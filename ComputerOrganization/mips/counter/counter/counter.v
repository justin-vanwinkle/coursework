==> flow/design.v <==
module button_binary(
    input clock,
    input reset,
  input button,
    output led,
    output led2,
    output led3,
    output led4,
    output led5,
    output led6,
    output led7,
    output led8
    );
parameter width = 32;
reg [width-1:0]count;
always @ (posedge clock or posedge reset)
 begin
  if (reset)
   count <= 0;
  else if (clock)
   count <= count + 1;
 end
assign led = count[width-8];
assign led2 = count[width-7];
assign led3 = count[width-6];
assign led4 = count[width-5];
assign led5 = count[width-4];
assign led6 = count[width-3];
assign led7 = count[width-2];
assign led8 = count[width-1];
endmodule
; Step by step through the tools: button_binary
; What the tools print for button_binary, step after step.
; Lines are those of the file above, counted from 1.
; Cell names lack the library's common part.
; A cell with - has no value.
[design]
top_module = button_binary
clk_port = clock
cell_library = sky130hd
corner = tt_025C_1v80

; After elaboration
; Source: Yosys, flattened and elaborated, memories not mapped. Widths are those after wreduce; folded enables and synchronous resets count as part of the registers. Registers that Yosys merges into a memory's read port (data or address) are not register bits. Print and check cells do not count. Equal cells are merged and count once.
[word_totals]
wordCells = 2
regBits = 32
[op_classes]
n_addsub = 1
[op_table]
columns = op, n
row1 = adder 32 x 1 -> 32 bit (second input constant), 1

; Depth
; Yosys ltp: most cells in a row. Word level: on the elaborated netlist, between registers, memories and ports. Mapped: between sequential cells and ports; inverters and the memories' decode and read muxes count.
[logic_depth]
ltp_word = 1
ABC_AREA = 1
ltp_mapped = 8
mapped_depth_nobuf = 8

; Netlist
; Source: synth_stat.txt of the flow (Yosys; design flattened, memories mapped). It holds for the ABC_AREA given above (unset counts as 0); a run with the other value may have another netlist.
[mapped]
buf_cells = 0
seqArea_um2 = 800.8
mapped_area_um2 = 1804.2
flip_flops = 32
stdcells = 226
[by_type]
columns = type, n
row1 = dfrtp_1, 32
row2 = nand2_1, 89
row3 = nor2_1, 33
row4 = inv_1, 20
row5 = xor2_1, 8
row6 = nor2_4, 6
row7 = nand3b_1, 8
row8 = nor2_8, 3
row9 = xnor2_1, 5
row10 = nand3_1, 7
row11 = nand2_4, 3
row12 = xor2_2, 2
row13 = nand2_2, 5
row14 = nor2_2, 3
row15 = ha_1, 1
row16 = o21ai_0, 1

; Timing after synthesis
; Source: OpenSTA report_checks on the synthesized netlist (no wires, ideal clock, input and output delay 20% of the period each), path of least setup slack; recovery checks are left aside. Register names are those of the netlist, which keeps one name where synthesis merged equal registers.
[synth_path]
kind = register to register
start = register count[1]
end = register count[24]
required_ps = 1253
n_path_buf = 0
driving_pins = 9
delay_ps = 1262
setup_ps = 117
arrival_ps = 1145
period_ps = 1370
slack_ps = 109
synth_period_reached_ps = 1261
; "delay_ps" = arrival - input delay + setup time.
; "driving_pins": output pins that drive a net of the path, with the launching flip-flop's if there is one; two outputs of one cell count as two.
; "synth_period_reached_ps" = period - worst setup slack (recovery checks aside). The figure is calculated, with input and output delays left at 20% of the set period.
; Between the ends stands the longest chain of elaborated cells between them, by number of cells; it is not shown to be the way that was timed. Of several equally long chains one is given.
; Each line given opens the expression or statement behind the cell; cells for indexed reads and writes are added by Yosys, which also makes memories of some case tables.
[synth_between]
cell_sequence = dfrtp_1 > ha_1 > inv_1 > nor2_4 > nand2_4 > nor2_8 > nand2_1 > nand2_1 > nand2_1
elab_chain_len = 1
cells_between = 1
lines_between = 1
cone_classes = add/sub: 1
[synth_lines]
columns = element, line
row1 = start: declaration, 15  ; reg [width-1:0]count;
row2 = start: assignment, 19  ; count <= 0;
row3 = start: assignment, 21  ; count <= count + 1;
row4 = adder 32 x 1 -> 32 bit, 21
row5 = end: assignment, 19
row6 = end: assignment, 21
row7 = end: declaration, 15

; Timing after layout
; From the final timing report of run 1: the path of least setup slack in the routed layout; clock arrival at registers is part of the times.
; The report prints the path's times to 10 ps; the period is as set.
[layout_path]
kind = register to register
start = register count[0]
end = register count[20]
period_ps = 1440
required_ps = 1630
slack_ps = 130
driving_pins = 9
setup_ps = 100
n_path_buf = 0
arrival_ps = 1500
; Between the ends stands the longest chain of elaborated cells between them, by number of cells; it is not shown to be the way that was timed. Of several equally long chains one is given.
[layout_between]
cell_sequence = dfrtp_1 > ha_2 > inv_2 > nor2_4 > nand2_4 > nor2_8 > nand2_1 > nand2_1 > nand2_1
elab_chain_len = 1
cells_between = 1
lines_between = 1
cone_classes = add/sub: 1
[layout_lines]
columns = element, line
row1 = start: declaration, 15  ; reg [width-1:0]count;
row2 = start: assignment, 19  ; count <= 0;
row3 = start: assignment, 21  ; count <= count + 1;
row4 = adder 32 x 1 -> 32 bit, 21
row5 = end: assignment, 19
row6 = end: assignment, 21
row7 = end: declaration, 15

; Stored flow runs of button_binary (2 of them; Yosys, OpenROAD, sky130hd). They differ in their settings and are not a sequence. Constraints: input delay and output delay 20% of the set period each, output load 0.01 pF.
; By "period_less_ws_ps" is meant the clock period of the run minus its worst setup slack. This is arithmetic on one report: input and output delays are still those of the set period (20% each).
; "power.total_uw" is the tool's figure for a default switching activity; nothing was simulated.

[run 1: settings]
period_ns = 1.44
CORE_UTILIZATION = 37
SETUP_SLACK_MARGIN = 0.22
CELL_PAD_IN_SITES_GLOBAL_PLACEMENT = 3
TNS_END_PERCENT = 70
ABC_AREA = 1
GPL_TIMING_DRIVEN = 0
GPL_ROUTABILITY_DRIVEN = 0
CTS_CLUSTER_SIZE = 84
CTS_CLUSTER_DIAMETER = 280
CAP_MARGIN = 40
MIN_ROUTING_LAYER = met2
MAX_ROUTING_LAYER = met4
CORE_MARGIN = 2
SLEW_MARGIN = 20
[run 1: results]
period_less_ws_ps = 1309
design_die_area_um2 = 5450.9
yosys_chip_area_um2 = 1804.2
setup_tns_ps = 0
power.total_uw = 1801
final_stdcell_area_um2 = 2426.1
timing.setup.ws_ps = 131

[run 2: settings]
period_ns = 1.44
SETUP_SLACK_MARGIN = 0.05
CAP_MARGIN = 20
CORE_MARGIN = 2
CORE_UTILIZATION = 40
SLEW_MARGIN = 20
[run 2: results]
period_less_ws_ps = 1444
design_die_area_um2 = 4226.3
yosys_chip_area_um2 = 1488.9
setup_tns_ps = -4
power.total_uw = 1547
final_stdcell_area_um2 = 2174.6
timing.setup.ws_ps = -4
